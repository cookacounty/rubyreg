==> flow/design.v <==
module regmap_example(
	input              rst_l,
	input              clk,
	input              enable,
	input              sw_rst,
	input              reg_wr,
	input        [7:0] reg_rd_addr_a,
	input        [7:0] reg_rd_addr_b,
	input        [7:0] reg_wr_addr,
	input        [7:0] reg_wdat,
	input        [7:0] reg_mask,
	output reg   [7:0] reg_rdat_a,
	output reg   [7:0] reg_rdat_b
	,input nvm_blown_status
	,input nvm_busy
	,output reg r_anamon_en
	,output reg [3:0] r_anamon_sel
	,output reg r_digimon_en
	,output reg [3:0] r_digimon_sel
	,output reg [7:0] r_spare_vol_0
	,output reg r_nvm_reload
	,output reg r_nvm_blow
	,output reg [2:0] r_iref_trim
	,output reg [4:0] r_vref_trim
	,output reg [7:0] r_spare_nvm
	,output [7:0] reg_0x48
	,output [7:0] reg_0x49
	,output [7:0] reg_0x4A
	,output [7:0] reg_0xDF
	,output [7:0] reg_0xE0
	,output [7:0] reg_0xE1
);
always @(*) begin
	reg_rdat_a = 0;
	case(reg_rd_addr_a) 
		72: begin 
			reg_rdat_a[0]= r_anamon_en;
			reg_rdat_a[4:1]= r_anamon_sel;
		end
		73: begin 
			reg_rdat_a[0]= r_digimon_en;
			reg_rdat_a[4:1]= r_digimon_sel;
		end
		74: begin 
			reg_rdat_a[7:0]= r_spare_vol_0;
		end
		223: begin 
			reg_rdat_a[3]= nvm_blown_status;
			reg_rdat_a[2]= nvm_busy;
			reg_rdat_a[1]= r_nvm_reload;
			reg_rdat_a[0]= r_nvm_blow;
		end
		224: begin 
			reg_rdat_a[2:0]= r_iref_trim;
			reg_rdat_a[7:3]= r_vref_trim;
		end
		225: begin 
			reg_rdat_a[7:0]= r_spare_nvm;
		end
		default: begin
			reg_rdat_a = 0;
		end
	endcase
end
always @(*) begin
	reg_rdat_b = 0;
	case(reg_rd_addr_b) 
		72: begin 
			reg_rdat_b[0]= r_anamon_en;
			reg_rdat_b[4:1]= r_anamon_sel;
		end
		73: begin 
			reg_rdat_b[0]= r_digimon_en;
			reg_rdat_b[4:1]= r_digimon_sel;
		end
		74: begin 
			reg_rdat_b[7:0]= r_spare_vol_0;
		end
		223: begin 
			reg_rdat_b[3]= nvm_blown_status;
			reg_rdat_b[2]= nvm_busy;
			reg_rdat_b[1]= r_nvm_reload;
			reg_rdat_b[0]= r_nvm_blow;
		end
		224: begin 
			reg_rdat_b[2:0]= r_iref_trim;
			reg_rdat_b[7:3]= r_vref_trim;
		end
		225: begin 
			reg_rdat_b[7:0]= r_spare_nvm;
		end
		default: begin
			reg_rdat_b = 0;
		end
	endcase
end
assign PMIC_UDR_amon_en = reg_wr && (reg_wr_addr == 72);
assign PMIC_UDR_digmon_en = reg_wr && (reg_wr_addr == 73);
assign PMIC_UDR_spare_en = reg_wr && (reg_wr_addr == 74);
assign NVM_CONTROL_en = reg_wr && (reg_wr_addr == 223);
assign nvm_reg_0x02_en = reg_wr && (reg_wr_addr == 224);
assign nvm_reg_0x03_en = reg_wr && (reg_wr_addr == 225);
assign reg_0x48 = {1'b0,1'b0,1'b0,r_anamon_sel[3],r_anamon_sel[2],r_anamon_sel[1],r_anamon_sel[0],r_anamon_en};
assign reg_0x49 = {1'b0,1'b0,1'b0,r_digimon_sel[3],r_digimon_sel[2],r_digimon_sel[1],r_digimon_sel[0],r_digimon_en};
assign reg_0x4A = {r_spare_vol_0[7],r_spare_vol_0[6],r_spare_vol_0[5],r_spare_vol_0[4],r_spare_vol_0[3],r_spare_vol_0[2],r_spare_vol_0[1],r_spare_vol_0[0]};
assign reg_0xDF = {1'b0,1'b0,1'b0,1'b0,nvm_blown_status,nvm_busy,r_nvm_reload,r_nvm_blow};
assign reg_0xE0 = {r_vref_trim[4],r_vref_trim[3],r_vref_trim[2],r_vref_trim[1],r_vref_trim[0],r_iref_trim[2],r_iref_trim[1],r_iref_trim[0]};
assign reg_0xE1 = {r_spare_nvm[7],r_spare_nvm[6],r_spare_nvm[5],r_spare_nvm[4],r_spare_nvm[3],r_spare_nvm[2],r_spare_nvm[1],r_spare_nvm[0]};
wire  anamon_en_nxt = sw_rst ? 0 : PMIC_UDR_amon_en ? ((~reg_mask[0] & reg_wdat[0]) | (reg_mask[0] & r_anamon_en)) : r_anamon_en;
wire [3:0] anamon_sel_nxt = sw_rst ? 0 : PMIC_UDR_amon_en ? ((~reg_mask[4:1] & reg_wdat[4:1]) | (reg_mask[4:1] & r_anamon_sel)) : r_anamon_sel;
wire  digimon_en_nxt = sw_rst ? 0 : PMIC_UDR_digmon_en ? ((~reg_mask[0] & reg_wdat[0]) | (reg_mask[0] & r_digimon_en)) : r_digimon_en;
wire [3:0] digimon_sel_nxt = sw_rst ? 0 : PMIC_UDR_digmon_en ? ((~reg_mask[4:1] & reg_wdat[4:1]) | (reg_mask[4:1] & r_digimon_sel)) : r_digimon_sel;
wire [7:0] spare_vol_0_nxt = sw_rst ? 0 : PMIC_UDR_spare_en ? ((~reg_mask[7:0] & reg_wdat[7:0]) | (reg_mask[7:0] & r_spare_vol_0)) : r_spare_vol_0;
wire  nvm_reload_nxt = sw_rst ? 0 : NVM_CONTROL_en ? ((~reg_mask[1] & reg_wdat[1]) | (reg_mask[1] & r_nvm_reload)) : 0;
wire  nvm_blow_nxt = sw_rst ? 0 : NVM_CONTROL_en ? ((~reg_mask[0] & reg_wdat[0]) | (reg_mask[0] & r_nvm_blow)) : 0;
wire [2:0] iref_trim_nxt = sw_rst ? 0 : nvm_reg_0x02_en ? ((~reg_mask[2:0] & reg_wdat[2:0]) | (reg_mask[2:0] & r_iref_trim)) : r_iref_trim;
wire [4:0] vref_trim_nxt = sw_rst ? 0 : nvm_reg_0x02_en ? ((~reg_mask[7:3] & reg_wdat[7:3]) | (reg_mask[7:3] & r_vref_trim)) : r_vref_trim;
wire [7:0] spare_nvm_nxt = sw_rst ? 0 : nvm_reg_0x03_en ? ((~reg_mask[7:0] & reg_wdat[7:0]) | (reg_mask[7:0] & r_spare_nvm)) : r_spare_nvm;
always@(posedge clk or negedge rst_l) begin
	if (!rst_l) begin 
		r_anamon_en <= 0;	
		r_anamon_sel <= 0;	
		r_digimon_en <= 0;	
		r_digimon_sel <= 0;	
		r_spare_vol_0 <= 0;	
		r_nvm_reload <= 0;	
		r_nvm_blow <= 0;	
		r_iref_trim <= 0;	
		r_vref_trim <= 0;	
		r_spare_nvm <= 0;	
	end else if (enable) begin
		r_anamon_en <= anamon_en_nxt;	
		r_anamon_sel <= anamon_sel_nxt;	
		r_digimon_en <= digimon_en_nxt;	
		r_digimon_sel <= digimon_sel_nxt;	
		r_spare_vol_0 <= spare_vol_0_nxt;	
		r_nvm_reload <= nvm_reload_nxt;	
		r_nvm_blow <= nvm_blow_nxt;	
		r_iref_trim <= iref_trim_nxt;	
		r_vref_trim <= vref_trim_nxt;	
		r_spare_nvm <= spare_nvm_nxt;	
	end
end
endmodule
* Tool chain data of regmap_example
Tool output for the design above, in the order of the flow. Line numbers count from 1 in the design file above. Operators carry their Yosys type and port widths (W data, S select, Z words). Not given: -
Design: top module regmap_example, clock clk, standard-cell library sky130hd, corner tt_025C_1v80

* After elaboration
Yosys after proc, flatten, opt, wreduce and memory -nomap, before mapping. Memory bits, and registers merged into a memory's read port (data or address), are not among the register bits. Print and check cells are not counted. Equal cells are merged and count once.
Cells by class: equality and inequality tests 18, mux-type cells 32, bitwise gates (word level) 32, reductions and logical operators 16
Operators with widths (count):
- $eq A8 B7 Y1 const B | 9
- $eq A8 B8 Y1 const B | 9
- $pmux W1 S6 | 8
- $mux W8 | 4
- $and A8 B8 Y8 | 3
- $pmux W3 S3 | 2
- $or A8 B8 Y8 | 2
- $mux W4 | 4
- $and A4 B4 Y4 | 3
- $reduce_and A2 Y1 | 5
- $reduce_bool A2 Y1 | 5
- $and A5 B5 Y5 | 2
- $pmux W1 S5 | 2
- $mux W5 | 2
- $or A4 B4 Y4 | 2
- $not A8 Y8 | 1
- $mux W1 | 8
- $and A1 B1 Y1 | 6
- $logic_and A1 B1 Y1 | 6
- $and A3 B3 Y3 | 2
- $mux W3 | 2
- $or A5 B5 Y5 | 1
- $not A5 Y5 | 1
- $or A1 B1 Y1 | 4
- $not A4 Y4 | 1
- $or A3 B3 Y3 | 1
- $not A3 Y3 | 1
- $not A1 Y1 | 2
Storage and ports: register bits after elaboration 36, output and inout bits 100, cells after elaboration 108

* Longest topological paths
Yosys ltp: most cells in a row. Word level: on the elaborated netlist, between registers, memories and ports. Mapped: between sequential cells and ports; inverters and the memories' decode and read muxes count.
Logic depth: depth in word-level cells 5, ABC_AREA 0, depth in mapped cells 7

* Netlist
Yosys stat after the flow's synthesis: flattened, memories mapped to cells. It holds for the ABC_AREA given above (unset counts as 0); a run with the other value may have another netlist. Totals and module areas in this step are rounded.
Cells by type:
- sky130_fd_sc_hd__dfrtp_1 | count 36, area in all 900.864 sq um
- sky130_fd_sc_hd__buf_4 | count 48, area in all 360.346 sq um
- sky130_fd_sc_hd__o211ai_1 | count 26, area in all 195.187 sq um
- sky130_fd_sc_hd__mux2i_1 | count 11, area in all 110.106 sq um
- sky130_fd_sc_hd__o21ai_0 | count 21, area in all 105.101 sq um
- sky130_fd_sc_hd__o41ai_1 | count 11, area in all 96.342 sq um
- sky130_fd_sc_hd__a22o_1 | count 10, area in all 87.584 sq um
- sky130_fd_sc_hd__inv_1 | count 20, area in all 75.072 sq um
- sky130_fd_sc_hd__nand2_1 | count 17, area in all 63.811 sq um
- sky130_fd_sc_hd__o22ai_1 | count 10, area in all 62.56 sq um
- sky130_fd_sc_hd__a21oi_1 | count 12, area in all 60.058 sq um
- sky130_fd_sc_hd__nand2b_1 | count 6, area in all 37.536 sq um
- sky130_fd_sc_hd__nand3_1 | count 7, area in all 35.034 sq um
- sky130_fd_sc_hd__clkbuf_1 | count 9, area in all 33.782 sq um
- sky130_fd_sc_hd__nand4_1 | count 5, area in all 31.28 sq um
- sky130_fd_sc_hd__nor2b_1 | count 5, area in all 31.28 sq um
- sky130_fd_sc_hd__o21ai_1 | count 6, area in all 30.029 sq um
- sky130_fd_sc_hd__clkbuf_8 | count 2, area in all 27.526 sq um
Not listed: further types 33, cells in them 67.
Synthesis totals: cell count 329, cell area after synthesis 2818 sq um, area of sequential cells 900.9 sq um, flip-flops 36, buffers 68

* Path before layout
OpenSTA on the mapped netlist: ideal clock, no wires. The path of least setup slack (recovery checks aside). Input and output delay are each 20% of the period. Register names are those of the netlist, which keeps one name where synthesis merged equal registers.
Path post-synthesis: path kind input-to-output, start in reg_rd_addr_a[5], end out reg_rdat_a[2], period 3.54 ns, external input delay 0.708 ns, launch time at the first pin 0.708 ns, arrival 1.935 ns, data required time 2.832 ns, slack 0.897 ns, delay of the path 1.227 ns, stages on the path 5, synthesis period reached 2.643 ns
"delay of the path" = arrival - input delay + setup time. At an output port there is no setup time. "stages on the path": output pins that drive a net of the path, with the launching flip-flop's if there is one; two outputs of one cell count as two. "synthesis period reached" is the clock period less the worst setup slack; recovery checks do not enter. This is arithmetic on one report: input and output delays are still those of the set period (20% each). Between the ends stands the longest chain of elaborated cells between them, by number of cells; it is not shown to be the way that was timed. Of several equally long chains one is given. Each line given opens the expression or statement behind the cell; cells for indexed reads and writes are added by Yosys, which also makes memories of some case tables.
Between the ends, post-synthesis: cells stage by stage sky130_fd_sc_hd__nand3b_1 sky130_fd_sc_hd__nor4_1 sky130_fd_sc_hd__clkbuf_1 sky130_fd_sc_hd__a32oi_1 sky130_fd_sc_hd__o21ai_0, length of the longest elaborated chain 2, elaborated cells on any way between the ends 7
Ends and longest elaborated chain, post-synthesis:
- start: declaration | RTL line 7 | input [7:0] reg_rd_addr_a,
- $eq A8 B8 Y1 | RTL line 35 | case(reg_rd_addr_a)
- $pmux W1 S6 | RTL line 35
- end: declaration | RTL line 12 | output reg [7:0] reg_rdat_a,

* Timing after layout
Path of least setup slack in the final report of run 1 (OpenROAD, finished layout, wires in). Where an end is a register, its clock arrival counts in the times.
Path post-layout: path kind input-to-output, start in reg_rd_addr_b[2], end out reg_rdat_b[3], period 2.06 ns, external input delay 0.41 ns, launch time at the first pin 0.41 ns, arrival 1.69 ns, data required time 1.65 ns, slack -0.04 ns, stages on the path 8
Between the ends stands the longest chain of elaborated cells between them, by number of cells; it is not shown to be the way that was timed. Of several equally long chains one is given.
Between the ends, post-layout: cells stage by stage sky130_fd_sc_hd__buf_6 sky130_fd_sc_hd__or4_4 sky130_fd_sc_hd__nor2_4 sky130_fd_sc_hd__buf_6 sky130_fd_sc_hd__buf_6 sky130_fd_sc_hd__a22oi_2 sky130_fd_sc_hd__nand4_1 sky130_fd_sc_hd__buf_2, length of the longest elaborated chain 2, elaborated cells on any way between the ends 7
Ends and longest elaborated chain, post-layout:
- start: declaration | RTL line 8 | input [7:0] reg_rd_addr_b,
- $eq A8 B8 Y1 | RTL line 67 | case(reg_rd_addr_b)
- $pmux W1 S6 | RTL line 67
- end: declaration | RTL line 13 | output reg [7:0] reg_rdat_b

Record of 2 stored runs of the RTL-to-layout flow on regmap_example, platform sky130hd. The runs are unordered. Constraints: input delay and output delay 20% of the set period each, output load 0.01 pF.
"clock period achieved" is the run's clock period less its worst setup slack. It is reckoned from that one timing run; input and output delays stay at 20% of the period that was set.
By "critical setup path time" is meant the share of the clock period that the worst setup path is allowed (20% is reserved at inputs, 20% at outputs), minus its slack. Clock arrival times at its registers enter into it.
"total power of the final layout": no workload was simulated; the value follows from the tool's default switching activity.
Measured values are rounded.

* Run 1 | settings: period_ns 2.06; SETUP_SLACK_MARGIN 0.44; CAP_MARGIN 20; CORE_MARGIN 2; CORE_UTILIZATION 40; SLEW_MARGIN 20 | results: netlist area reported by Yosys 2818 sq um; die outline area 7732 sq um; clock period achieved 2.103 ns; critical setup path time 1.28 ns; type of the worst setup path input-to-output; worst hold slack in the final report 0.437 ns; lowest setup slack -0.043 ns; sum of negative setup slack -0.095 ns; standard-cell area after routing 4845 sq um; total power of the final layout 1556 µW; final design utilization 71.3%
* Run 2 | settings: period_ns 3.46; CORE_UTILIZATION 24; PLACE_DENSITY 0.71; CELL_PAD_IN_SITES_GLOBAL_PLACEMENT 1; GPL_ROUTABILITY_DRIVEN 1; MIN_ROUTING_LAYER met1; CAP_MARGIN 20; CORE_MARGIN 2; SLEW_MARGIN 20 | results: netlist area reported by Yosys 2818 sq um; die outline area 12620 sq um; clock period achieved 3.405 ns; critical setup path time 2.02 ns; type of the worst setup path input-to-output; worst hold slack in the final report 0.610 ns; lowest setup slack 0.055 ns; sum of negative setup slack 0.000 ns; standard-cell area after routing 4302 sq um; total power of the final layout 1123 µW; final design utilization 37.7%
